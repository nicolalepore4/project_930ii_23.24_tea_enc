==> flow/design.v <==
module tiny_encryption_algorithm(
     input              clk,         
   input              rst_n,       
   input              key_valid,   
   input              ptxt_valid,  
   input      [63:0]  ptxt,        
   input      [127:0] key,         
   output reg [63:0]  ctxt,        
   output reg         ctxt_ready  
);
localparam DELTA = 32'h9e3779b9;  
reg ctxt_ready_temp;
initial begin
    ctxt_ready = 1'b0;
    ctxt = 64'b0;
end
reg [31:0] key0, key1, key2, key3;
reg [31:0] sum=32'b0;
wire [63:0] round_output;
reg [63:0] in;
reg [63:0] out = 64'b0;
integer round = 0;
reg [1:0] star;
localparam s0 = 2'b00;
localparam s1 = 2'b01;
localparam s2 = 2'b10;
always_ff @(posedge clk or negedge rst_n)begin
    if (!rst_n)begin
		 key0 <= 32'b0;
       key1 <= 32'b0;
		 key2 <= 32'b0;
		 key3 <= 32'b0;
		 sum <= 32'b0;
		 in <= 64'b0;
		 round <= 0;
		 ctxt_ready_temp <= 1'b0;
		 out <= 64'b0;
       star <= s0;
    end
    else begin
        case(star)
            s0: begin
                star <= (key_valid && ptxt_valid) ? s1 : s0;
            end
            s1: begin
                    round <= 0;
                    key0 <= key[127:96];
                    key1 <= key[95:64];
                    key2 <= key[63:32];
                    key3 <= key[31:0];
                    sum <= DELTA;
					ctxt_ready_temp <= 1'b0;
					out <= 64'b0;
                    in <= ptxt;
                    star <= s2;
            end
            s2: begin
                in<=round_output;
                sum <= sum+DELTA;
					if (round == 32)begin
						ctxt_ready_temp <= 1'b1;
						out <= in;
						star <= s0;
						end
                    else round <= round + 1;
            end
        default: star <= s0;
        endcase
     end
end
always @(ctxt_ready_temp or out) begin
	ctxt = out;
	ctxt_ready = ctxt_ready_temp;
end
tea_round tiny_encryption_algorithm_round_i(
.in(in),
.key0(key0),
.key1(key1),
.key2(key2),
.key3(key3),
.sum(sum),
.out(round_output)
);
endmodule
module tea_round(
    input [63:0] in,
input [31:0] key0,
input [31:0] key1,
input [31:0] key2,
input [31:0] key3,
input [31:0] sum,
output [63:0] out
);
wire [31:0] uround_temp, lround_temp;
round uround(
.v0(in[63:32]),
.v1(in[31:0]),
.key0(key0),
.key1(key1),
.sum(sum),
.out(uround_temp)
);
round lround(
    .v0(in[31:0]),
    .v1(uround_temp),
    .key0(key2),
    .key1(key3),
    .sum(sum),
    .out(lround_temp)
);
assign out = {uround_temp, lround_temp};
endmodule
module round(
    input [31:0] v0,
    input [31:0] v1,
    input [31:0] key0,
    input [31:0] key1,
    input [31:0] sum,
    output [31:0] out
);
wire [31:0] v1_shifted_sx;
wire [31:0] v1_shifted_dx;
shift_sx shift_l(
    .in(v1),
    .out(v1_shifted_sx)
);
shift_dx shift_d (
    .in(v1),
    .out(v1_shifted_dx)
);
wire [31:0] add_tmp_0;
wire [31:0] add_tmp_1;
wire [31:0] add_tmp_2;
add_op add_0(
    .op1(v1_shifted_sx),
    .op2(key0),
    .res(add_tmp_0)
);
add_op add_1(
    .op1(v1),
    .op2(sum),
    .res(add_tmp_1)
);
add_op add_2(
    .op1(v1_shifted_dx),
    .op2(key1),
    .res(add_tmp_2)
);
wire [31:0] xor_tmp;
xor_op xor_(
    .op1(add_tmp_0),
    .op2(add_tmp_1),
    .op3(add_tmp_2),
    .res(xor_tmp)
);
wire[31:0] out_tmp;
add_op add_3(
    .op1(v0),
    .op2(xor_tmp),
    .res(out_tmp)
);
assign out = out_tmp;
endmodule
module shift_sx(
    input [31:0] in,
    output [31:0] out
);
assign out = in << 4;
endmodule
module shift_dx(
    input [31:0] in,
    output [31:0] out
);
assign out = in >>5;
endmodule
module add_op(
    input [31:0] op1,
    input [31:0] op2,
    output [31:0] res
);
assign res = op1 + op2;
endmodule
module xor_op (
    input [31:0] op1,
    input [31:0] op2,
    input [31:0] op3,
    output [31:0] res
);
assign res = op1^op2^op3;
endmodule
# Step by step through the tools: tiny_encryption_algorithm
# The steps from the RTL of tiny_encryption_algorithm to its reports follow in flow order.
# Lines are those of the file above, counted from 1.
# Operators: Yosys type, input widths -> output width; for muxes data width and select width s.
# A cell with - has no value.
dict set report setup {
  top_module {tiny_encryption_algorithm}
  clk_port {clk}
  library {sky130hd}
  lib_corner {tt_025C_1v80}
}

# Word level
# Source: Yosys, flattened and elaborated, memories not mapped. Widths are those after wreduce. Registers that Yosys merges into a memory's read port (data or address) are not register bits. Print and check cells do not count. Equal cells are merged and count once.
dict set report word_totals {
  in_bits 196
  out_inout_bits 65
  reg_bits 323
}
dict set report classes {
  n_eq 5
  muxes 11
  addsub 10
  reduce_logical 5
  bitwise 4
}
# op n
set op_table {}
lappend op_table {{$pmux 64 s2} 2}
lappend op_table {{$add 32x32->32} 6}
lappend op_table {{$xor 32x32->32} 4}
lappend op_table {{$pmux 32 s2} 2}
lappend op_table {{$add 27x32->32} 2}
lappend op_table {{$mux 64} 1}
lappend op_table {{$add 32x2->32 const B} 1}
lappend op_table {{$add 32x32->32 const B} 1}
lappend op_table {{$eq 32x7->1 const B} 1}
lappend op_table {{$mux 32} 1}
lappend op_table {{$pmux 2 s3} 1}
lappend op_table {{$ne 2x2->1 const B} 2}
lappend op_table {{$reduce_and 2->1} 2}
lappend op_table {{$eq 2x1->1 const B} 1}
lappend op_table {{$eq 2x2->1 const B} 1}
lappend op_table {{$logic_not 2->1} 1}
lappend op_table {{$reduce_bool 2->1} 1}
lappend op_table {{$pmux 1 s2} 1}
lappend op_table {{$mux 2} 1}
lappend op_table {{$mux 1} 2}
lappend op_table {{$logic_and 1x1->1} 1}

# Depth
# Longest topological path by Yosys (ltp), each cell counted once; first at word level (registers and memories cut), then after technology mapping (sequential cells cut; the memories' decode and read muxes count).
dict set report depth {
  word_depth 9
  ABC_AREA 1
  mapped_depth 57
}

# Netlist
# Yosys stat after the flow's synthesis: flattened, memories mapped to cells. It holds for the ABC_AREA given above (unset counts as 0); a run with the other value may have another netlist.
dict set report synth_totals {
  buf_cells 82
  stdcells 3675
  area_um2 27024.7
  ffs 324
  sequential_area_um2 8109.0
}
# type n area_total_um2
set by_type {}
lappend by_type {sky130_fd_sc_hd__dfrtp_1 323 8.08E+03}
lappend by_type {sky130_fd_sc_hd__nand2_1 995 3.73E+03}
lappend by_type {sky130_fd_sc_hd__ha_1 249 3.12E+03}
lappend by_type {sky130_fd_sc_hd__xor2_1 210 1.84E+03}
lappend by_type {sky130_fd_sc_hd__inv_1 407 1.53E+03}
lappend by_type {sky130_fd_sc_hd__a21oi_1 287 1.44E+03}
lappend by_type {sky130_fd_sc_hd__o21ai_0 214 1.07E+03}
lappend by_type {sky130_fd_sc_hd__nand3_1 187 935.898}
lappend by_type {sky130_fd_sc_hd__xnor2_1 104 910.874}
lappend by_type {sky130_fd_sc_hd__nor2_1 172 645.619}
lappend by_type {sky130_fd_sc_hd__o211ai_1 53 397.882}
lappend by_type {sky130_fd_sc_hd__clkbuf_1 63 236.477}
lappend by_type {sky130_fd_sc_hd__nor3_1 40 200.192}
lappend by_type {sky130_fd_sc_hd__o21ai_2 22 192.685}
lappend by_type {sky130_fd_sc_hd__nand4_1 30 187.68}
lappend by_type {sky130_fd_sc_hd__a21o_1 24 180.173}
lappend by_type {sky130_fd_sc_hd__a21oi_2 19 166.41}
lappend by_type {sky130_fd_sc_hd__fa_1 8 160.154}
# Other cell types: 53; their cells: 268.

# Timing after synthesis
# OpenSTA on the mapped netlist: ideal clock, no wires. The path of least setup slack (recovery checks aside). Input and output delay are each 20% of the period. Register names are those of the netlist, which keeps one name where synthesis merged equal registers.
dict set report synth_timing {
  kind {register to register}
  start {register sum[0]}
  end {register in[31]}
  arrival_ps 6767
  delay_ps 6884
  path_stages 47
  setup_ps 117
  path_slack_ps 7915
  tclk_ps 14800
  t_first_pin_ps 0
  required_ps 14683
  period_less_setup_slack_ps 6885
}
# "delay_ps" is the arrival time less input delay plus setup time.
# "path_stages": output pins that drive a net of the path, with the launching flip-flop's if there is one; two outputs of one cell count as two.
# "period_less_setup_slack_ps" is the clock period less the worst setup slack; recovery checks do not enter. This is arithmetic on one report: input and output delays are still those of the set period (20% each).
# The rows between start and end are the longest chain of elaborated cells between them; the timing report does not say that the signal goes this way. Where chains are equally long, one stands for them.
# A line is the first line of the expression or statement that the cell stems from. Yosys adds cells for indexed reads and writes and turns some case tables into memories.
# A register here has more assigning lines than the two given.
dict set report synth_between {
  cell_sequence {sky130_fd_sc_hd__dfrtp_1 > sky130_fd_sc_hd__ha_1 > sky130_fd_sc_hd__fa_1 > sky130_fd_sc_hd__nand3_1 > sky130_fd_sc_hd__nand2_1 > sky130_fd_sc_hd__a21oi_1 > sky130_fd_sc_hd__inv_2 > sky130_fd_sc_hd__a31oi_1 > sky130_fd_sc_hd__o21ai_1 > sky130_fd_sc_hd__a21oi_1 > sky130_fd_sc_hd__nor2_1 > sky130_fd_sc_hd__nor2_1 > sky130_fd_sc_hd__xor2_1 > sky130_fd_sc_hd__xor2_1 > sky130_fd_sc_hd__ha_1 > sky130_fd_sc_hd__inv_1 > sky130_fd_sc_hd__nor3_1 > sky130_fd_sc_hd__and3_1 > [... 11 more ...] > sky130_fd_sc_hd__o21ai_0 > sky130_fd_sc_hd__or2_0 > sky130_fd_sc_hd__nand2_1 > sky130_fd_sc_hd__xnor2_1 > sky130_fd_sc_hd__xor2_1 > sky130_fd_sc_hd__ha_1 > sky130_fd_sc_hd__inv_1 > sky130_fd_sc_hd__nor3_1 > sky130_fd_sc_hd__inv_1 > sky130_fd_sc_hd__o221ai_1 > sky130_fd_sc_hd__a21oi_1 > sky130_fd_sc_hd__nand2_1 > sky130_fd_sc_hd__nand3_1 > sky130_fd_sc_hd__nand2_1 > sky130_fd_sc_hd__xor2_1 > sky130_fd_sc_hd__nand3_1 > sky130_fd_sc_hd__nand3_1 > sky130_fd_sc_hd__nand2_1}
  elab_chain_cells 9
  cone_cells 11
  cone_lines 3
  classes_between {6 x add/sub; 1 x mux; 4 x logic}
}
# item line_no
set synth_rtl {}
lappend synth_rtl {{from (decl)} 18} ;# reg [31:0] sum=32'b0;
lappend synth_rtl {{from (assign)} 33} ;# sum <= 32'b0;
lappend synth_rtl {{from (assign)} 59} ;# sum <= sum+DELTA;
lappend synth_rtl {{$add 32x32->32} 181} ;# assign res = op1 + op2;
lappend synth_rtl {{$xor 32x32->32 x2} 189} ;# assign res = op1^op2^op3;
lappend synth_rtl {{$add 32x32->32 x2} 181}
lappend synth_rtl {{$xor 32x32->32 x2} 189}
lappend synth_rtl {{$add 32x32->32} 181}
lappend synth_rtl {{$pmux 64 s2} 41} ;# case(star)
lappend synth_rtl {{to (assign)} 54} ;# in <= ptxt;
lappend synth_rtl {{to (assign)} 58} ;# in<=round_output;
lappend synth_rtl {{to (decl)} 20} ;# reg [63:0] in;

# Path in the finished layout
# Path of least setup slack in the final report of job 1 (OpenROAD, finished layout, wires in). Where an end is a register, its clock arrival counts in the times.
# The report prints the path's times to 10 ps; the period is as set.
dict set report layout_timing {
  kind {register to register}
  start {register in[0]}
  end {register in[31]}
  t_first_pin_ps 570
  required_ps 7860
  tclk_ps 7410
  path_stages 46
  setup_ps 110
  path_slack_ps -220
  arrival_ps 8080
}
# The rows between start and end are the longest chain of elaborated cells between them; the timing report does not say that the signal goes this way. Where chains are equally long, one stands for them.
# A register here has more assigning lines than the two given.
dict set report layout_between {
  cell_sequence {sky130_fd_sc_hd__dfrtp_2 > sky130_fd_sc_hd__ha_4 > sky130_fd_sc_hd__fa_2 > sky130_fd_sc_hd__nand3_1 > sky130_fd_sc_hd__nand2_2 > sky130_fd_sc_hd__a21oi_2 > sky130_fd_sc_hd__inv_2 > sky130_fd_sc_hd__a31oi_4 > sky130_fd_sc_hd__xor2_1 > sky130_fd_sc_hd__xor2_1 > sky130_fd_sc_hd__xor2_1 > sky130_fd_sc_hd__inv_1 > sky130_fd_sc_hd__ha_4 > sky130_fd_sc_hd__nand2_4 > sky130_fd_sc_hd__nor2_4 > sky130_fd_sc_hd__nand4_1 > sky130_fd_sc_hd__o21ai_4 > sky130_fd_sc_hd__nand3_2 > [... 10 more ...] > sky130_fd_sc_hd__o21ai_4 > sky130_fd_sc_hd__xor2_2 > sky130_fd_sc_hd__xnor2_2 > sky130_fd_sc_hd__xnor2_1 > sky130_fd_sc_hd__buf_4 > sky130_fd_sc_hd__ha_1 > sky130_fd_sc_hd__a21oi_2 > sky130_fd_sc_hd__inv_1 > sky130_fd_sc_hd__a21oi_2 > sky130_fd_sc_hd__o221ai_4 > sky130_fd_sc_hd__a21oi_2 > sky130_fd_sc_hd__nand2_1 > sky130_fd_sc_hd__nand3_1 > sky130_fd_sc_hd__nand2_2 > sky130_fd_sc_hd__xor2_1 > sky130_fd_sc_hd__nand3_1 > sky130_fd_sc_hd__nand3_1 > sky130_fd_sc_hd__nand2_1}
  elab_chain_cells 9
  cone_cells 12
  cone_lines 3
  classes_between {7 x add/sub; 1 x mux; 4 x logic}
}
# item line_no
set layout_rtl {}
lappend layout_rtl {{from (decl)} 20} ;# reg [63:0] in;
lappend layout_rtl {{from (assign)} 54} ;# in <= ptxt;
lappend layout_rtl {{from (assign)} 58} ;# in<=round_output;
lappend layout_rtl {{$add 32x32->32} 181} ;# assign res = op1 + op2;
lappend layout_rtl {{$xor 32x32->32 x2} 189} ;# assign res = op1^op2^op3;
lappend layout_rtl {{$add 32x32->32 x2} 181}
lappend layout_rtl {{$xor 32x32->32 x2} 189}
lappend layout_rtl {{$add 32x32->32} 181}
lappend layout_rtl {{$pmux 64 s2} 41} ;# case(star)
lappend layout_rtl {{to (assign)} 54}
lappend layout_rtl {{to (assign)} 58}
lappend layout_rtl {{to (decl)} 20}

==> runs of tiny_encryption_algorithm <==
2 stored runs of tiny_encryption_algorithm in the flow (synthesis by Yosys, layout by OpenROAD, sky130hd cells), in arbitrary order. Constraints: input delay and output delay 20% of the set period each, output load 0.01 pF.
"achieved_period_ps": clock period set for the run, less the worst setup slack. It is reckoned from that one timing run; input and output delays stay at 20% of the period that was set.
"worstPathTime_ps" = time allowed to the worst setup path (clock period - input delay - output delay, where it has them) - its slack; a late launch clock adds to it, a late capture clock takes from it.
"worstPathTime_ps" is given in steps of 10 ps.

# job 1
==> flow/run.sh <==
#!/bin/bash
# the make line also repeats the synthesis and layout settings of config.mk as NAME=value (left out here)
make -C /OpenROAD-flow-scripts/flow DESIGN_CONFIG=/design/flow/config.mk WORK_HOME=/design/flow/orfs CLKGATE_MAP_FILE= finish
==> flow/config.mk <==
export PLATFORM = sky130hd
export DESIGN_NAME = tiny_encryption_algorithm
export DESIGN_NICKNAME = tiny_encryption_algorithm
export VERILOG_FILES = /design/flow/design.v
export SDC_FILE = /design/flow/constraint.sdc
export NUM_CORES = 4
export LEC_CHECK = 0
export ABC_AREA = 1
export CAP_MARGIN = 30
export CORE_MARGIN = 2
export CORE_UTILIZATION = 47
export CTS_CLUSTER_DIAMETER = 99
export GPL_ROUTABILITY_DRIVEN = 1
export GPL_TIMING_DRIVEN = 1
export MAX_ROUTING_LAYER = met4
export PLACE_DENSITY_LB_ADDON = 0.03
export SLEW_MARGIN = 20
export TNS_END_PERCENT = 90
==> flow/constraint.sdc <==
create_clock -name core_clock -period 7.41 [get_ports {clk}]
set_input_delay 1.4820 -clock core_clock [delete_from_list [all_inputs] [get_ports {clk}]]
set_output_delay 1.4820 -clock core_clock [all_outputs]
set_load 0.01 [all_outputs]

==> job 1: results <==
die_footprint_um2=59433.6
cell_area_final_um2=39778.2
tns_setup_ps=-483
achieved_period_ps=7626
final_util_pct=70.3
fin_hold_ws_ps=467
worstPathTime_ps=7630
critical_path_type="register to register"
yosys.chip_area_um2=27024.7
timing.setup.ws_ps=-216

# job 2
==> flow/run.sh <==
#!/bin/bash
# the make line also repeats the synthesis and layout settings of config.mk as NAME=value (left out here)
make -C /OpenROAD-flow-scripts/flow DESIGN_CONFIG=/design/flow/config.mk WORK_HOME=/design/flow/orfs CLKGATE_MAP_FILE= finish
==> flow/config.mk <==
export PLATFORM = sky130hd
export DESIGN_NAME = tiny_encryption_algorithm
export DESIGN_NICKNAME = tiny_encryption_algorithm
export VERILOG_FILES = /design/flow/design.v
export SDC_FILE = /design/flow/constraint.sdc
export NUM_CORES = 4
export LEC_CHECK = 0
export CAP_MARGIN = 20
export CORE_MARGIN = 2
export CORE_UTILIZATION = 28
export CTS_CLUSTER_DIAMETER = 348
export GPL_ROUTABILITY_DRIVEN = 0
export PLACE_DENSITY_LB_ADDON = 0.12
export SETUP_SLACK_MARGIN = 3.53
export SLEW_MARGIN = 20
==> flow/constraint.sdc <==
create_clock -name core_clock -period 12.3 [get_ports {clk}]
set_input_delay 2.4600 -clock core_clock [delete_from_list [all_inputs] [get_ports {clk}]]
set_output_delay 2.4600 -clock core_clock [all_outputs]
set_load 0.01 [all_outputs]

==> job 2: results <==
die_footprint_um2=93593.2
timing.setup.ws_ps=3505
worstPathTime_ps=8800
critical_path_type="register to register"
fin_hold_ws_ps=499
yosys.chip_area_um2=25525.7
tns_setup_ps=0
final_util_pct=35.9
cell_area_final_um2=32399.8
achieved_period_ps=8795
